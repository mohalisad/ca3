==> flow/design.v <==
`timescale 1ns/1ns
module ALU(input[2:0] cont,input[7:0] a,b,input cin,clk,output reg[7:0] y, output reg cout,output zero);
	nor(zero,y[0],y[1],y[2],y[3],y[4],y[5],y[6],y[7]);
	always @(posedge clk) begin
		#6;
		case (cont[2:0])
			3'b000:{cout,y}=a+b+cin;
			3'b001:{cout,y}=a&b;
			3'b010:{cout,y}=a|b;
			3'b011:y<=a;
			3'b100:y<=b;
		endcase
	end
endmodule
# == From RTL to reports: ALU ==
# The steps from the RTL of ALU to its reports follow in flow order.
# Line numbers count from 1 in the design file above.
# Operators: Yosys type, input widths -> output width; for muxes data width and select width s.
# Library cell names are shortened.
# A cell with -- has no value.
# setup
top_module,ALU
clk_port,clk
cell_library,sky130hd
lib_corner,tt_025C_1v80

# == Word level ==
# Counts by Yosys on the flattened word-level netlist (proc, flatten, opt, wreduce; memories kept). Register bits leave out memories and registers merged into their read ports (data or address). Print and check cells are left out. Cells with the same type and inputs are merged into one.
# bits
reg_bits,9
output_inout_bits,10
input_bits,21
# op_classes
n_logic,10
equal,4
mux,2
add_sub_neg,2
n_reduce_logical,3
# ops
op,count
$pmux 8 s5,1
$add 8x8->9,1
$add 9x1->9,1
$and 8x8->8,1
$or 8x8->8,1
$or 1x1->1,7
$eq 3x2->1 const B,2
$reduce_bool 5->1,1
$eq 3x1->1 const B,1
$eq 3x3->1 const B,1
$logic_not 3->1,1
$reduce_bool 3->1,1
$pmux 1 s3,1
$not 1->1,1

# == Depth ==
# Longest topological path by Yosys (ltp), each cell counted once; first at word level (registers and memories cut), then after technology mapping (sequential cells cut; the memories' decode and read muxes count).
# logic_depth
depth_word,8
abc_area,0
depth_mapped,8

# == Mapped cells and area ==
# Yosys stat after the flow's synthesis: flattened, memories mapped to cells. It holds for the ABC_AREA given above (unset counts as 0); a run with the other value may have another netlist.
# synth_totals
yosys_area_um2,1265.0
cells,143
buffers,6
ff_cells,9
seq_area_um2,270.3
# by_type
cell,count,type_area_um2
edfxtp_1,9,270.259
ha_1,16,200.192
inv_1,20,75.072
mux2i_1,7,70.067
buf_6,4,45.043
nor2_1,11,41.29
a21oi_1,8,40.038
fa_1,2,40.038
xnor2_1,4,35.034
mux2_2,3,33.782
o22ai_1,5,31.28
nand2_1,7,26.275
o221ai_1,3,26.275
o21ai_0,5,25.024
mux4_2,1,22.522
nor3_1,4,20.019
a221oi_1,2,17.517
xor2_1,2,17.517
# Other cell types: 23; their cells: 30.

# == Timing after synthesis ==
# OpenSTA on the mapped netlist: ideal clock, no wires. The path of least setup slack (recovery checks aside). Input and output delay are each 20% of the period. Register names are those of the netlist, which keeps one name where synthesis merged equal registers.
# synth_path
path_type,in2reg
start,in a[0]
end,reg (no name shown)
setup_ps,259
launch_ps,406
delay_ps,1650
tclk_ps,2030
path_slack_ps,-27
path_buffers,0
required_ps,1771
path_stages,8
t_arrival_ps,1797
period_less_setup_slack_ps,2057
# "delay_ps" = arrival - input delay + setup time.
# "path_stages" counts driving pins, that of a launching flip-flop among them; a cell with two outputs on the path counts twice.
# "period_less_setup_slack_ps" = period - worst setup slack (recovery checks aside). The figure is calculated, with input and output delays left at 20% of the set period.
# The rows between start and end are the longest chain of elaborated cells between them; the timing report does not say that the signal goes this way. Where chains are equally long, one stands for them.
# Each line given opens the expression or statement behind the cell; cells for indexed reads and writes are added by Yosys, which also makes memories of some case tables.
# synth_between
cell_sequence,fa_1 > inv_1 > fa_1 > nor2b_1 > o31ai_1 > a21oi_1 > a211oi_1 > nor2_1
elab_chain_len,3
cells_between,3
classes_between,add/sub (2); mux (1)
# synth_rtl
item,line,source
"start, declared",2,"module ALU(input[2:0] cont,input[7:0] a,b,input cin,clk,output reg[7:0] y, output reg cout,output zero);"
$add 8x8->9,7,"3'b000:{cout,y}=a+b+cin;"
$add 9x1->9,7,
$pmux 1 s3,6,case (cont[2:0])

# == Path in the finished layout ==
# From the final timing report of flow run 1: the path of least setup slack in the routed layout; clock arrival at registers is part of the times.
# The report prints the path's times to 10 ps; the period is as set.
# layout_path
path_type,in2reg
start,in a[0]
end,reg y[4]
path_buffers,1
t_arrival_ps,2000
required_ps,1610
setup_ps,170
path_slack_ps,-390
launch_ps,310
path_stages,9
tclk_ps,1550
# The rows between start and end are the longest chain of elaborated cells between them; the timing report does not say that the signal goes this way. Where chains are equally long, one stands for them.
# layout_between
cell_sequence,buf_8 > fa_2 > inv_2 > fa_2 > nor2b_2 > o31ai_4 > a21boi_4 > o221ai_2 > mux2i_1
elab_chain_len,3
cells_between,3
classes_between,add/sub (2); mux (1)
# layout_rtl
item,line,source
"start, declared",2,"module ALU(input[2:0] cont,input[7:0] a,b,input cin,clk,output reg[7:0] y, output reg cout,output zero);"
$add 8x8->9,7,"3'b000:{cout,y}=a+b+cin;"
$add 9x1->9,7,
$pmux 8 s5,6,case (cont[2:0])
"end, assigned",10,3'b011:y<=a;
"end, assigned",11,3'b100:y<=b;
"end, declared",2,

--- measured runs ---
Settings and measured results of 2 stored flow runs for module ALU (sky130hd), not sorted in any way. The constraints put input and output delay at 20% of the set period each and load the outputs with 0.01 pF.
By "achieved_clock_period_ps" is meant the clock period of the run minus its worst setup slack. This is arithmetic on one report: input and output delays are still those of the set period (20% each).
By "worst_path_allowed_less_slack_ps" is meant the share of the clock period that the worst setup path is allowed (20% is reserved at inputs, 20% at outputs), minus its slack. Clock arrival times at its registers enter into it.
By "fin_power_mw" is meant OpenSTA's value without simulated activity: inputs other than the clock are taken to toggle once in ten clock periods, and the tool carries that through the logic.
"worst_path_allowed_less_slack_ps" is given in steps of 10 ps.

Flow run 1, flow files:
==> flow/run.sh <==
#!/bin/bash
# the make line also repeats the synthesis and layout settings of config.mk as NAME=value (left out here)
make -C /OpenROAD-flow-scripts/flow DESIGN_CONFIG=/design/flow/config.mk WORK_HOME=/design/flow/orfs CLKGATE_MAP_FILE= finish
==> flow/config.mk <==
export PLATFORM = sky130hd
export DESIGN_NAME = ALU
export DESIGN_NICKNAME = ALU
export VERILOG_FILES = /design/flow/design.v
export SDC_FILE = /design/flow/constraint.sdc
export NUM_CORES = 4
export LEC_CHECK = 0
export CAP_MARGIN = 20
export CELL_PAD_IN_SITES_DETAIL_PLACEMENT = 0
export CORE_ASPECT_RATIO = 0.73
export CORE_MARGIN = 2
export CORE_UTILIZATION = 35
export CTS_CLUSTER_DIAMETER = 375
export GPL_ROUTABILITY_DRIVEN = 0
export GPL_TIMING_DRIVEN = 1
export PLACE_DENSITY = 0.87
export SETUP_SLACK_MARGIN = 0.41
export SLEW_MARGIN = 20
==> flow/constraint.sdc <==
create_clock -name core_clock -period 1.55 [get_ports {clk}]
set_input_delay 0.3100 -clock core_clock [delete_from_list [all_inputs] [get_ports {clk}]]
set_output_delay 0.3100 -clock core_clock [all_outputs]
set_load 0.01 [all_outputs]

==> results of flow run 1, as CSV <==
result,value
die_um2,4116.9
worst_path_allowed_less_slack_ps,1630
critical_path_type,"in2reg"
final_cell_area_um2,2203.4
fin_power_mw,1.335
achieved_clock_period_ps,1943
final_setup_ws_ps,-393
timing.setup.tns_ps,-2417
synth_area_um2,1265.0

Flow run 2, flow files:
==> flow/run.sh <==
#!/bin/bash
# the make line also repeats the synthesis and layout settings of config.mk as NAME=value (left out here)
make -C /OpenROAD-flow-scripts/flow DESIGN_CONFIG=/design/flow/config.mk WORK_HOME=/design/flow/orfs CLKGATE_MAP_FILE= finish
==> flow/config.mk <==
export PLATFORM = sky130hd
export DESIGN_NAME = ALU
export DESIGN_NICKNAME = ALU
export VERILOG_FILES = /design/flow/design.v
export SDC_FILE = /design/flow/constraint.sdc
export NUM_CORES = 4
export LEC_CHECK = 0
export CAP_MARGIN = 20
export CORE_MARGIN = 2
export CORE_UTILIZATION = 40
export SETUP_SLACK_MARGIN = -0.11
export SLEW_MARGIN = 20
==> flow/constraint.sdc <==
create_clock -name core_clock -period 2.15 [get_ports {clk}]
set_input_delay 0.4300 -clock core_clock [delete_from_list [all_inputs] [get_ports {clk}]]
set_output_delay 0.4300 -clock core_clock [all_outputs]
set_load 0.01 [all_outputs]

==> results of flow run 2, as CSV <==
result,value
final_setup_ws_ps,7
fin_power_mw,0.8185
final_cell_area_um2,1973.1
die_um2,3628.3
synth_area_um2,1265.0
achieved_clock_period_ps,2143
worst_path_allowed_less_slack_ps,1710
critical_path_type,"in2reg"
timing.setup.tns_ps,0
--- end ---
